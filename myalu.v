==> flow/design.v <==
`timescale 1ns / 1ps
module myalu#( parameter NUMBITS = 16 ) (
    input wire clk, 
    input wire reset ,  
    input  wire[NUMBITS-1:0] A, 
    input  wire[NUMBITS-1:0] B, 
    input wire [2:0]opcode, 
    output reg [NUMBITS-1:0] result,  
    output reg carryout ,
    output reg overflow , 
    output reg zero  );
		reg [NUMBITS:0] t;
	 always @ (posedge clk)begin 
			case(opcode)
				3'b000:  
				begin
					t = A + B;
					result <= t[NUMBITS - 1: 0];
					carryout <= t[NUMBITS];
					overflow <= 0;
					zero <= (!t[NUMBITS -1:0])? 1 : 0;
				end
				3'b001:  
				begin
					t = A + B;
					result <= t[NUMBITS - 1: 0];
					carryout <= t[NUMBITS];
					overflow <= 0;
					zero <= (!t[NUMBITS -1: 0])? 1 : 0;
					if ((A[NUMBITS-1] & B[NUMBITS -1] & !t[NUMBITS -1]) | 
					(!A[NUMBITS -1] & !B[NUMBITS -1] & t[NUMBITS - 1])) begin
					overflow <= 1;
					end else begin
					overflow <= 0;
					end
				end
				3'b010:  
				begin
					t = A - B;
					result <= t[NUMBITS - 1: 0];
					carryout <= t[NUMBITS];
					overflow <= 0;
					zero <= (!t[NUMBITS -1:0])? 1 : 0;
				end
				3'b011:  
				begin
					t = A - B;
					result <= t[NUMBITS - 1: 0];
					carryout <= t[NUMBITS];
					if ((A[NUMBITS-1] & !B[NUMBITS -1] & !t[NUMBITS -1]) | 
					(!A[NUMBITS -1] & B[NUMBITS -1] & t[NUMBITS - 1])) begin
					overflow <= 1;
					end else begin
					overflow <= 0;
					end
					zero <= (!t[NUMBITS -1:0])? 1 : 0;
				end
				3'b100:  
				begin
					t = A & B;
					result <= t[NUMBITS - 1: 0];
					carryout <= 0;
					overflow <= 0;
					zero <= (!t[NUMBITS -1:0])? 1 : 0;
				end
				3'b101:   
				begin
					t = A | B;
					result <= t[NUMBITS - 1: 0];
					carryout <= 0;
					overflow <= 0;
					zero <= (!t[NUMBITS -1:0])? 1 : 0;
				end
				3'b110:  
				begin
					t = A ^ B;
					result <= t[NUMBITS - 1: 0];
					carryout <= 0;
					overflow <= 0;
					zero <= (!t[NUMBITS -1:0])? 1 : 0;
				end
				3'b111: begin
					t = A >> 1;
					result <= t[NUMBITS - 1: 0];
					carryout <= 0;
					overflow <= 0;
					zero <= (!t[NUMBITS -1:0])? 1 : 0;
				end
			endcase
			end  
endmodule
# --- Step by step through the tools: myalu ---
# The steps from the RTL of myalu to its reports follow in flow order.
# Lines are those of the file above, counted from 1.
# Operators carry their Yosys type and port widths (W data, S select, Z words).
design:
  design: "myalu"
  clk_port: "clk"
  lib: "sky130hd"
  lib_corner: "tt_025C_1v80"

# --- Word level ---
# Source: Yosys, flattened and elaborated, memories not mapped. Widths are those after wreduce; folded enables and synchronous resets count as part of the registers. Registers that Yosys merges into a memory's read port (data or address) are not register bits. Print and check cells do not count. Equal cells are merged and count once.
word_totals:
  register_bits: 19
  inputBits: 37
  wordCells: 53
op_classes:
  add_sub_neg: 2
  equal: 7
  mux: 12
  bitwise: 13
  reduce_and_logical: 15
op_table:
  columns: ["operator", "count"]
  rows:
  - ["$logic_not A16 Y1", 6]
  - ["$pmux W16 S6", 1]
  - ["$add A16 B16 Y17", 1]
  - ["$sub A16 B16 Y17", 1]
  - ["$and A16 B16 Y16", 1]
  - ["$or A16 B16 Y16", 1]
  - ["$xor A16 B16 Y16", 1]
  - ["$eq A3 B3 Y1 const B", 4]
  - ["$and A1 B1 Y1", 8]
  - ["$mux W1", 8]
  - ["$eq A3 B2 Y1 const B", 2]
  - ["$reduce_or A6 Y1", 1]
  - ["$pmux W1 S6", 1]
  - ["$pmux W1 S3", 2]
  - ["$logic_not A1 Y1", 4]
  - ["$reduce_or A2 Y1", 2]
  - ["$reduce_or A4 Y1", 1]
  - ["$eq A3 B1 Y1 const B", 1]
  - ["$logic_not A3 Y1", 1]
  - ["$or A1 B1 Y1", 2]

# --- Logic depth ---
# Longest topological path by Yosys (ltp), each cell counted once; first at word level (registers and memories cut), then after technology mapping (sequential cells cut; the memories' decode and read muxes count).
logic_depth:
  word_depth: 6
  ABC_AREA: 0
  ltp_mapped: 11
  mapped_depth_nobuf: 11

# --- Synthesis result ---
# Source: synth_stat.txt of the flow (Yosys; design flattened, memories mapped). It holds for the ABC_AREA given above (unset counts as 0); a run with the other value may have another netlist.
# Totals and module areas in this step are rounded.
mapped:
  cell_count: 454
  area_um2: 3460
  sequential_area_um2: 380
  ff_cells: 19
  buf_cells: 25
by_type:
  columns: ["cell_type", "count", "type_area_um2"]
  rows:
  - ["sky130_fd_sc_hd__ha_1", 49, 613.088]
  - ["sky130_fd_sc_hd__dfxtp_1", 19, 380.365]
  - ["sky130_fd_sc_hd__a21oi_1", 41, 205.197]
  - ["sky130_fd_sc_hd__mux4_2", 9, 202.694]
  - ["sky130_fd_sc_hd__inv_1", 52, 195.187]
  - ["sky130_fd_sc_hd__xnor2_1", 21, 183.926]
  - ["sky130_fd_sc_hd__nor2_1", 37, 138.883]
  - ["sky130_fd_sc_hd__nand2_1", 31, 116.362]
  - ["sky130_fd_sc_hd__o21ai_0", 15, 75.072]
  - ["sky130_fd_sc_hd__nor4_1", 11, 68.816]
  - ["sky130_fd_sc_hd__nor3_1", 12, 60.058]
  - ["sky130_fd_sc_hd__o211ai_1", 7, 52.55]
  - ["sky130_fd_sc_hd__mux2i_1", 5, 50.048]
  - ["sky130_fd_sc_hd__nand4_1", 8, 50.048]
  - ["sky130_fd_sc_hd__clkbuf_1", 13, 48.797]
  - ["sky130_fd_sc_hd__nand3_1", 9, 45.043]
  - ["sky130_fd_sc_hd__o21bai_1", 6, 45.043]
  - ["sky130_fd_sc_hd__o31ai_1", 6, 45.043]
# Not listed: further types 56, cells in them 103.

# --- Worst setup path after synthesis ---
# OpenSTA on the mapped netlist: ideal clock, no wires. The path of least setup slack (recovery checks aside). Input and output delay are each 20% of the period. Register names are those of the netlist, which keeps one name where synthesis merged equal registers.
synth_path:
  kind: "input -> register"
  from: "input port A[0]"
  to: "register zero"
  tclk_ns: 2.81
  input_delay_ns: 0.562
  setup_ns: 0.069
  t_first_pin_ns: 0.562
  t_arrival_ns: 2.759
  t_required_ns: 2.741
  path_slack_ns: -0.018
  delay_ns: 2.266
  path_stages: 11
  period_less_setup_slack_ns: 2.828
# "delay_ns" is the arrival time less input delay plus setup time.
# "path_stages" counts driving pins, that of a launching flip-flop among them; a cell with two outputs on the path counts twice.
# "period_less_setup_slack_ns" is the clock period less the worst setup slack; recovery checks do not enter. This is arithmetic on one report: input and output delays are still those of the set period (20% each).
# Between the ends stands the longest chain of elaborated cells between them, by number of cells; it is not shown to be the way that was timed. Of several equally long chains one is given.
# Each line given opens the expression or statement behind the cell; cells for indexed reads and writes are added by Yosys, which also makes memories of some case tables.
# At most two assigning lines are given for a register; there are more.
synth_between:
  cell_sequence: "sky130_fd_sc_hd__inv_1 > sky130_fd_sc_hd__ha_1 > sky130_fd_sc_hd__fa_1 > sky130_fd_sc_hd__o21bai_2 > sky130_fd_sc_hd__a221oi_4 > sky130_fd_sc_hd__nor4b_4 > sky130_fd_sc_hd__o41ai_2 > sky130_fd_sc_hd__mux2_4 > sky130_fd_sc_hd__nor4_2 > sky130_fd_sc_hd__a41oi_1 > sky130_fd_sc_hd__o21ai_1"
  elab_chain_cells: 4
  cells_between: 16
synth_rtl:
  columns: ["element", "line_no", "rtl"]
  rows:
  - ["from (decl)", 5, "input  wire[NUMBITS-1:0] A,"]
  - ["$sub A16 B16 Y17", 47, "t = A - B;"]
  - ["$logic_not A16 Y1", 56, "zero <= (!t[NUMBITS -1:0])? 1 : 0;"]
  - ["$mux W1", 56, null]
  - ["$pmux W1 S6", 14, "case(opcode)"]
  - ["to (assign)", 21, "zero <= (!t[NUMBITS -1:0])? 1 : 0;"]
  - ["to (assign)", 29, "zero <= (!t[NUMBITS -1: 0])? 1 : 0;"]
  - ["to (decl)", 11, "output reg zero  );"]

# --- Path in the finished layout ---
# From the final timing report of record 1: the path of least setup slack in the routed layout; clock arrival at registers is part of the times.
layout_path:
  kind: "input -> register"
  from: "input port A[0]"
  to: "register zero"
  tclk_ns: 2.28
  input_delay_ns: 0.46
  setup_ns: 0.06
  t_first_pin_ns: 0.46
  t_arrival_ns: 2.78
  t_required_ns: 2.50
  path_slack_ns: -0.28
  path_stages: 14
# Between the ends stands the longest chain of elaborated cells between them, by number of cells; it is not shown to be the way that was timed. Of several equally long chains one is given.
# At most two assigning lines are given for a register; there are more.
layout_between:
  cell_sequence: "sky130_fd_sc_hd__buf_6 > sky130_fd_sc_hd__buf_6 > sky130_fd_sc_hd__inv_12 > sky130_fd_sc_hd__ha_4 > sky130_fd_sc_hd__fa_2 > sky130_fd_sc_hd__o21bai_4 > sky130_fd_sc_hd__a221oi_4 > sky130_fd_sc_hd__nor4b_4 > sky130_fd_sc_hd__buf_4 > sky130_fd_sc_hd__o311a_1 > sky130_fd_sc_hd__o2111ai_2 > sky130_fd_sc_hd__nor4_4 > sky130_fd_sc_hd__a41oi_1 > sky130_fd_sc_hd__o21ai_1"
  elab_chain_cells: 4
  cells_between: 16
layout_rtl:
  columns: ["element", "line_no", "rtl"]
  rows:
  - ["from (decl)", 5, "input  wire[NUMBITS-1:0] A,"]
  - ["$sub A16 B16 Y17", 47, "t = A - B;"]
  - ["$logic_not A16 Y1", 56, "zero <= (!t[NUMBITS -1:0])? 1 : 0;"]
  - ["$mux W1", 56, null]
  - ["$pmux W1 S6", 14, "case(opcode)"]
  - ["to (assign)", 21, "zero <= (!t[NUMBITS -1:0])? 1 : 0;"]
  - ["to (assign)", 29, "zero <= (!t[NUMBITS -1: 0])? 1 : 0;"]
  - ["to (decl)", 11, "output reg zero  );"]

Memo
Re: implementation data of myalu

Module myalu, platform sky130hd: 2 stored runs of the flow (Yosys, OpenROAD) with differing settings, in no particular order. Input and output delays are each 20% of the period that was set; the output load is 0.01 pF.
By "clock_period_reached_ns" is meant the clock period of the run minus its worst setup slack. This is arithmetic on one report: input and output delays are still those of the set period (20% each).
"worstPathTime_ns" = time allowed to the worst setup path (clock period - input delay - output delay, where it has them) - its slack; a late launch clock adds to it, a late capture clock takes from it.
"power.total_uw" is the tool's figure for a default switching activity; nothing was simulated.
The results are shown rounded.

--- record 1 ---
==> flow/run.sh <==
#!/bin/bash
# the make line also repeats the synthesis and layout settings of config.mk as NAME=value (left out here)
make -C /OpenROAD-flow-scripts/flow DESIGN_CONFIG=/design/flow/config.mk WORK_HOME=/design/flow/orfs CLKGATE_MAP_FILE= finish
==> flow/config.mk <==
export PLATFORM = sky130hd
export DESIGN_NAME = myalu
export DESIGN_NICKNAME = myalu
export VERILOG_FILES = /design/flow/design.v
export SDC_FILE = /design/flow/constraint.sdc
export NUM_CORES = 4
export LEC_CHECK = 0
export CAP_MARGIN = 20
export CORE_MARGIN = 2
export CORE_UTILIZATION = 40
export SLEW_MARGIN = 20
==> flow/constraint.sdc <==
create_clock -name core_clock -period 2.28 [get_ports {clk}]
set_input_delay 0.4560 -clock core_clock [delete_from_list [all_inputs] [get_ports {clk}]]
set_output_delay 0.4560 -clock core_clock [all_outputs]
set_load 0.01 [all_outputs]

==> results, as YAML <==
results:
  finalUtil_pct: 76.5
  ws_hold_ns: 0.658
  final_setup_ws_ns: -0.282
  design.die.area_um2: 9410
  setupTns_ns: -1.62
  stdcell_area_um2: 6350
  worstPathTime_ns: 2.11
  worstPathKind: "input -> register"
  power.total_uw: 2500
  clock_period_reached_ns: 2.562
  yosys_chip_area_um2: 3460

--- record 2 ---
==> flow/run.sh <==
#!/bin/bash
# the make line also repeats the synthesis and layout settings of config.mk as NAME=value (left out here)
make -C /OpenROAD-flow-scripts/flow DESIGN_CONFIG=/design/flow/config.mk WORK_HOME=/design/flow/orfs CLKGATE_MAP_FILE= finish
==> flow/config.mk <==
export PLATFORM = sky130hd
export DESIGN_NAME = myalu
export DESIGN_NICKNAME = myalu
export VERILOG_FILES = /design/flow/design.v
export SDC_FILE = /design/flow/constraint.sdc
export NUM_CORES = 4
export LEC_CHECK = 0
export ABC_AREA = 1
export CAP_MARGIN = 20
export CELL_PAD_IN_SITES_DETAIL_PLACEMENT = 0
export CORE_MARGIN = 7
export CORE_UTILIZATION = 21
export CTS_CLUSTER_DIAMETER = 321
export CTS_CLUSTER_SIZE = 48
export PLACE_DENSITY_LB_ADDON = 0.2
export SETUP_SLACK_MARGIN = 0.26
export SLEW_MARGIN = 20
==> flow/constraint.sdc <==
create_clock -name core_clock -period 2.94 [get_ports {clk}]
set_input_delay 0.5880 -clock core_clock [delete_from_list [all_inputs] [get_ports {clk}]]
set_output_delay 0.5880 -clock core_clock [all_outputs]
set_load 0.01 [all_outputs]

==> results, as YAML <==
results:
  finalUtil_pct: 30.0
  ws_hold_ns: 0.995
  final_setup_ws_ns: 0.362
  design.die.area_um2: 21500
  setupTns_ns: 0.000
  stdcell_area_um2: 5180
  worstPathTime_ns: 1.99
  worstPathKind: "input -> register"
  power.total_uw: 1600
  clock_period_reached_ns: 2.578
  yosys_chip_area_um2: 3690
